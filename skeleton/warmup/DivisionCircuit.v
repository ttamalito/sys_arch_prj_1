==> flow/design.v <==
module Division(
	input         clock,
	input         start,
	input  [31:0] a,
	input  [31:0] b,
	output [31:0] q,
	output [31:0] r
);
	reg [31:0] divisor, dividend, partial_result;
	reg [31:0] remainder;
	wire [31:0] r_prime;  
	wire predicate;  
	reg [4:0] counter;  
	reg [4:0] q_counter;  
	assign r_prime = (remainder << 1) + dividend[counter];  
	assign predicate = r_prime < divisor[31:0];
	wire r_prime_minus_b;
	assign r_prime_minus_b = r_prime - divisor;
	wire [4:0] decreased_q_counter, decreased_counter, q_counter_value, counter_dividend_value;
	assign decreased_q_counter = (q_counter == 5'b0) ? 5'b0 : q_counter[4:0] - 1'b1;
	assign decreased_counter = (counter == 5'b0) ? 5'b0 : counter[4:0] - 1'b1;
	assign q_counter_value = q_counter[4:0];
	assign counter_dividend_value = counter[4:0];
always @ (posedge clock) begin 
	if (start) begin
		remainder[31:0] <= 31'b0;
		divisor <= b;
		dividend <= a;
		counter <= 5'd31;
		q_counter <= 5'd31;
		partial_result <= 31'b0;
		end
	if (predicate) begin
		partial_result[q_counter_value] <= 1'b0;  
		remainder <= r_prime;  
		q_counter <= decreased_q_counter;
		counter <= decreased_counter;
		end
	if (!predicate) begin
		partial_result[q_counter_value] <= 1'b1;  
		remainder <= r_prime_minus_b;  
		q_counter <= decreased_q_counter;  
		counter <= decreased_counter;
		end
	end
	assign q = partial_result;  
	assign r = remainder;
endmodule
# Reports on Division
# The steps from the RTL of Division to its reports follow in flow order.
# Lines are those of the file above, counted from 1.
# The mark n/a stands for no value.
# inputs
top_module	Division
clock_port	clock
cell_library	sky130hd
pvt_corner	tt_025C_1v80

# After elaboration
# Yosys after proc, flatten, opt, wreduce and memory -nomap, before mapping. Enables and synchronous resets that opt folds into registers are not counted as muxes. Memory bits, and registers merged into a memory's read port (data or address), are not among the register bits. Print and check cells are not counted. Equal cells are merged and count once.
# bits
reg_bits	138
latch_bits	0
mem_bits_rw	0
mem_bits_ro	0
clocked_rd_ports_x_width	0
n_memories	0
out_inout_bits	64
# op_classes
add_sub_neg	5
multipliers	0
n_div	0
n_cmp	1
equal	0
shift	3
muxes	4
bitwise	5
n_reduce_logical	2
# op_table
operator	n
2-to-1 mux 32 bit	3
variable shift 1 x 6 -> 32 bit (first input constant)	2
AND 32 bit	2
OR 32 bit	2
adder 32 x 1 -> 32 bit	1
< comparator 32 bit	1
variable part select 32 x 5 -> 1 bit	1
inverter 32 bit	1
subtractor 5 x 1 -> 5 bit (second input constant)	2
logical NOT 5 bit	2
negator 5 -> 6 bit	1
subtractor 1 bit	1
2-to-1 mux 1 bit	1

# Longest topological paths
# Yosys ltp: most cells in a row. Word level: on the elaborated netlist, between registers, memories and ports. Mapped: between sequential cells and ports; inverters and the memories' decode and read muxes count.
# depth
depth_word	9
ABC_AREA	0
ltp_mapped	12
mapped_depth_nobuf	10

# After synthesis
# The flow's flattened synthesis, as Yosys stat reports it; memories are mapped. The netlist is that of the ABC_AREA named above (0 if unset); the other value can give another one.
# The area totals of this step are shown rounded.
# types
cell	n	area_total_um2
sky130_fd_sc_hd__edfxtp_1	64	1.92E+03
sky130_fd_sc_hd__dfxtp_1	74	1.48E+03
sky130_fd_sc_hd__ha_1	37	462.944
sky130_fd_sc_hd__mux4_2	10	225.216
sky130_fd_sc_hd__and2_1	33	206.448
sky130_fd_sc_hd__inv_1	38	142.637
sky130_fd_sc_hd__o31ai_1	18	135.13
sky130_fd_sc_hd__nor2b_1	21	131.376
sky130_fd_sc_hd__mux2i_1	13	130.125
sky130_fd_sc_hd__nand2b_1	20	125.12
sky130_fd_sc_hd__o21ai_0	25	125.12
sky130_fd_sc_hd__a21oi_1	14	70.067
sky130_fd_sc_hd__buf_6	6	67.565
sky130_fd_sc_hd__nand2_1	15	56.304
sky130_fd_sc_hd__nor2_1	11	41.29
sky130_fd_sc_hd__nor3_1	8	40.038
sky130_fd_sc_hd__nand3_1	7	35.034
sky130_fd_sc_hd__clkbuf_1	9	33.782
# Not listed: further types 19, cells in them 31.
# mapped
stdcells	454
mapped_area_um2	5692
seqArea_um2	3403
ff_cells	138
n_buf	16

# Worst setup path after synthesis
# Path of least setup slack by OpenSTA after synthesis, without wires, with an ideal clock, recovery checks aside; 20% of the period is set as input and as output delay. Where synthesis merged equal registers, the netlist keeps one of their names.
# synth_path
kind	reg-to-reg
start	reg counter[0]
end	reg remainder[0]
clock_period_ns	7.57
launch_ns	0.000
arrival_time_ns	3.160
path_slack_ns	4.338
delay_ns	3.232
stages	13
period_less_setup_slack_ns	3.232
# "delay_ns" is the arrival time less input delay plus setup time.
# "stages": output pins that drive a net of the path, with the launching flip-flop's if there is one; two outputs of one cell count as two.
# "period_less_setup_slack_ns" = period - worst setup slack (recovery checks aside). The figure is calculated, with input and output delays left at 20% of the set period.
# The rows between start and end are the longest chain of elaborated cells between them; the timing report does not say that the signal goes this way. Where chains are equally long, one stands for them.
# Each line given opens the expression or statement behind the cell; cells for indexed reads and writes are added by Yosys, which also makes memories of some case tables.
# At most two assigning lines are given for a register; there are more.
# synth_between
cell_sequence	sky130_fd_sc_hd__dfxtp_1 > sky130_fd_sc_hd__buf_4 > sky130_fd_sc_hd__mux4_2 > sky130_fd_sc_hd__mux4_2 > sky130_fd_sc_hd__mux2i_1 > sky130_fd_sc_hd__ha_1 > sky130_fd_sc_hd__nor2b_1 > sky130_fd_sc_hd__o211ai_1 > sky130_fd_sc_hd__a2111oi_0 > sky130_fd_sc_hd__or4_4 > sky130_fd_sc_hd__a31oi_4 > sky130_fd_sc_hd__buf_6 > sky130_fd_sc_hd__mux2i_1
elab_chain_len	4
# synth_lines
element	line_no	source
from (decl)	13	reg [4:0] counter;
from (assign)	37	counter <= decreased_counter;
from (assign)	43	counter <= decreased_counter;
variable part select 32 x 5 -> 1 bit	15	assign r_prime = (remainder << 1) + dividend[counter];
adder 32 x 1 -> 32 bit	15
subtractor 1 bit	18	assign r_prime_minus_b = r_prime - divisor;
2-to-1 mux 1 bit	39	if (!predicate) begin
to (assign)	35	remainder <= r_prime;
to (assign)	41	remainder <= r_prime_minus_b;
to (decl)	10	reg [31:0] remainder;

# Path in the finished layout
# Path of least setup slack in the final report of run 2 (OpenROAD, finished layout, wires in). Where an end is a register, its clock arrival counts in the times.
# layout_path
kind	reg-to-reg
start	reg counter[0]
end	reg partial_result[5]
clock_period_ns	3.28
launch_ns	0.42
arrival_time_ns	3.56
path_slack_ns	0.02
stages	14
# The rows between start and end are the longest chain of elaborated cells between them; the timing report does not say that the signal goes this way. Where chains are equally long, one stands for them.
# At most two assigning lines are given for a register; there are more.
# layout_between
cell_sequence	sky130_fd_sc_hd__dfxtp_4 > sky130_fd_sc_hd__buf_6 > sky130_fd_sc_hd__mux4_2 > sky130_fd_sc_hd__mux4_2 > sky130_fd_sc_hd__mux2i_4 > sky130_fd_sc_hd__ha_2 > sky130_fd_sc_hd__nor2b_1 > sky130_fd_sc_hd__o211ai_1 > sky130_fd_sc_hd__a2111oi_1 > sky130_fd_sc_hd__or4_4 > sky130_fd_sc_hd__a31oi_4 > sky130_fd_sc_hd__buf_12 > sky130_fd_sc_hd__clkbuf_16 > sky130_fd_sc_hd__o31ai_1
elab_chain_len	7
# layout_lines
element	line_no	source
from (decl)	13	reg [4:0] counter;
from (assign)	37	counter <= decreased_counter;
from (assign)	43	counter <= decreased_counter;
variable part select 32 x 5 -> 1 bit	15	assign r_prime = (remainder << 1) + dividend[counter];
adder 32 x 1 -> 32 bit	15
< comparator 32 bit	16	assign predicate = r_prime < divisor[31:0];
2-to-1 mux 32 bit	33	if (predicate) begin
AND 32 bit	40	partial_result[q_counter_value] <= 1'b1;
OR 32 bit	40
2-to-1 mux 32 bit	39	if (!predicate) begin
to (assign)	34	partial_result[q_counter_value] <= 1'b0;
to (assign)	40
to (decl)	9	reg [31:0] divisor, dividend, partial_result;

Appendix: measured runs

Design Division on sky130hd. What follows are 2 stored runs of the flow, each under its own settings; their order means nothing. The constraints put input and output delay at 20% of the set period each and load the outputs with 0.01 pF.
"worst_path_time_ns" is the time allowed to the run's worst setup path (the clock period less input and output delay, where it has them) less its slack. Clock arrival times count: a late capture clock shortens it, a late launch clock lengthens it.
The measured numbers are rounded.

Run 1, flow files:
==> flow/run.sh <==
#!/bin/bash
# the make line also repeats the synthesis and layout settings of config.mk as NAME=value (left out here)
make -C /OpenROAD-flow-scripts/flow DESIGN_CONFIG=/design/flow/config.mk WORK_HOME=/design/flow/orfs CLKGATE_MAP_FILE= finish
==> flow/config.mk <==
export PLATFORM = sky130hd
export DESIGN_NAME = Division
export DESIGN_NICKNAME = Division
export VERILOG_FILES = /design/flow/design.v
export SDC_FILE = /design/flow/constraint.sdc
export NUM_CORES = 4
export LEC_CHECK = 0
export CAP_MARGIN = 20
export CELL_PAD_IN_SITES_DETAIL_PLACEMENT = 2
export CELL_PAD_IN_SITES_GLOBAL_PLACEMENT = 0
export CORE_MARGIN = 2
export CORE_UTILIZATION = 65
export CTS_CLUSTER_DIAMETER = 60
export HOLD_SLACK_MARGIN = 0.18
export PLACE_DENSITY_LB_ADDON = 0.24
export SLEW_MARGIN = 10
==> flow/constraint.sdc <==
create_clock -name core_clock -period 6.06 [get_ports {clock}]
set_input_delay 1.2120 -clock core_clock [delete_from_list [all_inputs] [get_ports {clock}]]
set_output_delay 1.2120 -clock core_clock [all_outputs]
set_load 0.01 [all_outputs]

Run 1: no results, placement failed with a tool error

Run 2, flow files:
==> flow/run.sh <==
#!/bin/bash
# the make line also repeats the synthesis and layout settings of config.mk as NAME=value (left out here)
make -C /OpenROAD-flow-scripts/flow DESIGN_CONFIG=/design/flow/config.mk WORK_HOME=/design/flow/orfs CLKGATE_MAP_FILE= finish
==> flow/config.mk <==
export PLATFORM = sky130hd
export DESIGN_NAME = Division
export DESIGN_NICKNAME = Division
export VERILOG_FILES = /design/flow/design.v
export SDC_FILE = /design/flow/constraint.sdc
export NUM_CORES = 4
export LEC_CHECK = 0
export CAP_MARGIN = 30
export CORE_MARGIN = 9
export CORE_UTILIZATION = 25
export CTS_CLUSTER_SIZE = 92
export GPL_ROUTABILITY_DRIVEN = 1
export MAX_ROUTING_LAYER = met5
export SETUP_SLACK_MARGIN = 0.05
export SLEW_MARGIN = 20
==> flow/constraint.sdc <==
create_clock -name core_clock -period 3.28 [get_ports {clock}]
set_input_delay 0.6560 -clock core_clock [delete_from_list [all_inputs] [get_ports {clock}]]
set_output_delay 0.6560 -clock core_clock [all_outputs]
set_load 0.01 [all_outputs]

==> results of run 2, as CSV <==
result,value
setup_worst_slack_ns,0.015
stdcell_area_um2,8069
post_route_util_pct,36.5
worst_path_time_ns,3.26
worst_path_kind,"reg-to-reg"
tns_ns,0.000
synthArea_um2,5692
final_die_area_um2,28520
